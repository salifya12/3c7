==> flow/design.v <==
`timescale 1ns / 1ps
module FSM(input clk, reset, msb,
output wire stateOut);
parameter a = 3'd0, b = 3'd1, c = 3'd2,
d = 3'd3, e = 3'd4, f = 3'd5, g = 3'd6;
reg [2:0] new_state, state;
assign stateOut = (state == g);
always @(posedge clk)
begin
    if(reset)
        state <= a;
    else
        state <= new_state;
end
always @(*)
begin
    new_state = state;
    case(state)
        a: begin if(!msb)  
            new_state = b;
            end
        b: begin if(msb)  
            new_state = c;
            end
        c: begin if(!msb)  
            new_state = d;
            else
            new_state = a;
            end
        d: begin if(msb)  
            new_state = e;
            else
            new_state = b;
            end
        e: begin if(msb)  
            new_state = f;            
            else
            new_state = d;
            end
        f: begin if(msb)  
            new_state = g;
            else
            new_state = b;
            end
        g: begin if(msb)  
            new_state = a;
           else
            new_state = b;
            end
        default: new_state = a;    
    endcase            
end
endmodule
`timescale 1ns / 1ps
module fullCountMod(input clk, reset,
output [22:0] count,
output wire full_length);
wire [22:0] q;
wire fsmOut, msb;
assign msb = q[22];
LFSR mod1(clk, reset, q, full_length);
FSM mod2(clk, reset, msb, fsmOut);
MSBcounter mod3(fsmOut, clk, reset, count);
endmodule
`timescale 1ns / 1ps
module LFSR
(input wire clk, reset,
output wire [21:0] Q_out,
output wire max_out);
localparam seed = {10'd0,12'h51 ^ 12'h90};
reg [21:0] Q_state;
wire [21:0] Q_ns;
reg  max_tick_reg;
always @ (posedge clk, posedge reset) 
begin
    if (reset)
        Q_state <= seed;
    else
    begin
        Q_state <= Q_ns;
        if(Q_ns == seed)
            max_tick_reg <= 1'b1;
        else
            max_tick_reg <= 1'b0;
    end
end
assign Q_fb = ~(Q_state[21] ^ Q_state[20]);
assign Q_ns = {Q_state[20:0], Q_fb};
assign Q_out = Q_state;
assign max_out = max_tick_reg;
endmodule
`timescale 1ns / 1ps
module MSBcounter(input wire msb,
clk, reset, max_count,
output reg [21:0] count_0, count_1);
always @ (posedge clk)
begin
    if(reset || max_count)
    begin
        count_0 <= 0;
        count_1 <= 0;
    end
    else
        case(msb)
            1'b0:   count_0 <= count_0 + 1;
            1'b1:   count_1 <= count_1 + 1;
        endcase      
end
endmodule
Tool chain data of fullCountMod
The steps from the RTL of fullCountMod to its reports follow in flow order.
Lines are those of the file above, counted from 1.
Cell names lack the library's common part.
{"block": "inputs", "top": "fullCountMod", "clk_port": "clk", "lib": "sky130hd", "corner": "tt_025C_1v80"}

After elaboration
Counts by Yosys on the flattened word-level netlist (proc, flatten, opt, wreduce; memories kept). Register bits leave out memories and registers merged into their read ports (data or address); mux counts leave out enables and synchronous resets folded into registers. Print and check cells are left out. Cells with the same type and inputs are merged into one.
{"block": "word_totals", "ff_bits": 23, "out_inout_bits": 24, "elab_cells": 6}
{"block": "op_classes", "eq_ne": 1, "muxes": 1, "logic": 2}
{"block": "op_table", "cell": "22-bit by 8-bit == test with 1-bit output with constant B", "n": 1}
{"block": "op_table", "cell": "1-bit XOR", "n": 1}
{"block": "op_table", "cell": "1-bit NOT", "n": 1}
{"block": "op_table", "cell": "1-bit two-way mux", "n": 1}

Depth
Depth = most cells in a row (Yosys ltp): at word level without a register or memory, in the mapped netlist without a sequential cell, where the memories' decode and read muxes count.
{"block": "depth", "word_depth": 4, "ABC_AREA": 0, "ltp_mapped": 3}

Netlist
Yosys stat after the flow's synthesis: flattened, memories mapped to cells. It holds for the ABC_AREA given above (unset counts as 0); a run with the other value may have another netlist.
Totals and module areas in this step are rounded.
{"block": "synth_totals", "cell_count": 56, "area_mm2": 0.00083, "seq_area_mm2": 0.00058, "ffs": 23}
{"block": "types", "cell": "dfrtp_1", "n": 19, "type_area_um2": 475.456}
{"block": "types", "cell": "buf_4", "n": 23, "type_area_um2": 172.666}
{"block": "types", "cell": "dfstp_2", "n": 3, "type_area_um2": 78.826}
{"block": "types", "cell": "edfxtp_1", "n": 1, "type_area_um2": 30.029}
{"block": "types", "cell": "nor4_1", "n": 3, "type_area_um2": 18.768}
{"block": "types", "cell": "nor4_2", "n": 1, "type_area_um2": 12.512}
{"block": "types", "cell": "or4b_1", "n": 1, "type_area_um2": 10.01}
{"block": "types", "cell": "nor4b_1", "n": 1, "type_area_um2": 8.758}
{"block": "types", "cell": "xnor2_1", "n": 1, "type_area_um2": 8.758}
{"block": "types", "cell": "nand4_1", "n": 1, "type_area_um2": 6.256}
{"block": "types", "cell": "conb_1", "n": 1, "type_area_um2": 3.754}
{"block": "types", "cell": "inv_1", "n": 1, "type_area_um2": 3.754}
By module: a second synthesis without flattening, with its own total; a netlist apart from the flattened one above.
{"block": "hier_totals", "hier_cells": 56, "hier_area_mm2": 0.00084}
Rows give one instance, submodules left out.
{"block": "by_module", "mod": "LFSR", "instances": 1, "cells": 32, "area_mm2": 0.00066}
{"block": "by_module", "mod": "fullCountMod", "instances": 1, "cells": 24, "area_mm2": 0.00018}

Worst setup path after synthesis
OpenSTA on the mapped netlist: ideal clock, no wires. The path of least setup slack (recovery checks aside). Input and output delay are each 20% of the period. Register names are those of the netlist, which keeps one name where synthesis merged equal registers.
{"block": "synth_timing", "kind": "reg2reg", "start": "register mod1.Q_state[6]", "end": "register mod1.max_tick_reg", "clock_period_ps": 1470, "setup_time_ps": 170, "arrival_time_ps": 1132, "t_required_ps": 1300, "slack_ps": 169, "path_delay_ps": 1302, "stages": 3, "period_less_setup_slack_ps": 1301}
"path_delay_ps" is the arrival time less input delay plus setup time.
"stages": output pins that drive a net of the path, with the launching flip-flop's if there is one; two outputs of one cell count as two.
"period_less_setup_slack_ps" = period - worst setup slack (recovery checks aside). The figure is calculated, with input and output delays left at 20% of the set period.
Between the ends stands the longest chain of elaborated cells between them, by number of cells; it is not shown to be the way that was timed. Of several equally long chains one is given.
Each line given opens the expression or statement behind the cell; cells for indexed reads and writes are added by Yosys, which also makes memories of some case tables.
{"block": "synth_via", "cell_sequence": "dfstp_2 > or4b_1 > nor4_2", "elab_chain_cells": 2, "cone_cells": 2, "classes_between": "eq/ne: 1; mux: 1"}
{"block": "synth_rtl", "item": "start, declared", "line": 71, "text": "reg [21:0] Q_state;"}
{"block": "synth_rtl", "item": "start, assigned", "line": 77, "text": "Q_state <= seed;"}
{"block": "synth_rtl", "item": "start, assigned", "line": 80, "text": "Q_state <= Q_ns;"}
{"block": "synth_rtl", "item": "22-bit by 8-bit == test with 1-bit output", "line": 81, "text": "if(Q_ns == seed)"}
{"block": "synth_rtl", "item": "1-bit two-way mux", "line": 81}
{"block": "synth_rtl", "item": "end, assigned", "line": 82, "text": "max_tick_reg <= 1'b1;"}
{"block": "synth_rtl", "item": "end, assigned", "line": 84, "text": "max_tick_reg <= 1'b0;"}
{"block": "synth_rtl", "item": "end, declared", "line": 73, "text": "reg  max_tick_reg;"}

Worst path after layout
Path of least setup slack in the final report of run 1 (OpenROAD, finished layout, wires in). Where an end is a register, its clock arrival counts in the times.
The path's times are printed in steps of 10 ps; the period is the one set.
{"block": "layout_timing", "kind": "reg2out", "start": "register mod1.max_tick_reg", "end": "output full_length", "clock_period_ps": 1570, "out_delay_ps": 310, "arrival_time_ps": 1190, "t_required_ps": 1260, "slack_ps": 70, "stages": 2}
{"block": "layout_via", "cell_sequence": "edfxtp_1 > clkdlybuf4s50_1", "elab_chain_cells": 0, "cone_cells": 0}
{"block": "layout_rtl", "item": "start, declared", "line": 73, "text": "reg  max_tick_reg;"}
{"block": "layout_rtl", "item": "start, assigned", "line": 82, "text": "max_tick_reg <= 1'b1;"}
{"block": "layout_rtl", "item": "start, assigned", "line": 84, "text": "max_tick_reg <= 1'b0;"}
{"block": "layout_rtl", "item": "end, declared", "line": 57, "text": "output wire full_length);"}

==> runs of fullCountMod <==
2 stored runs of fullCountMod in the flow (synthesis by Yosys, layout by OpenROAD, sky130hd cells), in arbitrary order. Constraints: input delay and output delay 20% of the set period each, output load 0.01 pF.
By "total_power_uw" is meant OpenSTA's value without simulated activity: inputs other than the clock are taken to toggle once in ten clock periods, and the tool carries that through the logic.
Values from the reports are rounded here.

{"run": "run 1", "settings": { "period_ns": 1.57, "CORE_UTILIZATION": 28, "CAP_MARGIN": 20, "CORE_MARGIN": 2, "SLEW_MARGIN": 20 }, "results": { "fin_util_frac": 0.3, "dieArea_mm2": 0.0034, "total_power_uw": 890, "tns_ps": 0, "ws_hold_ps": 370, "yosys.chip_area_mm2": 0.00083, "final_setup_ws_ps": 67 }}
{"run": "run 2", "settings": { "period_ns": 1.86, "CORE_UTILIZATION": 32, "SETUP_SLACK_MARGIN": -0.17, "PLACE_DENSITY_LB_ADDON": 0.03, "CELL_PAD_IN_SITES_DETAIL_PLACEMENT": 1, "GPL_TIMING_DRIVEN": 1, "CAP_MARGIN": 20, "CORE_MARGIN": 2, "SLEW_MARGIN": 20 }, "results": { "fin_util_frac": 0.34, "dieArea_mm2": 0.003, "total_power_uw": 760, "tns_ps": 0, "ws_hold_ps": 370, "yosys.chip_area_mm2": 0.00083, "final_setup_ws_ps": 320 }}
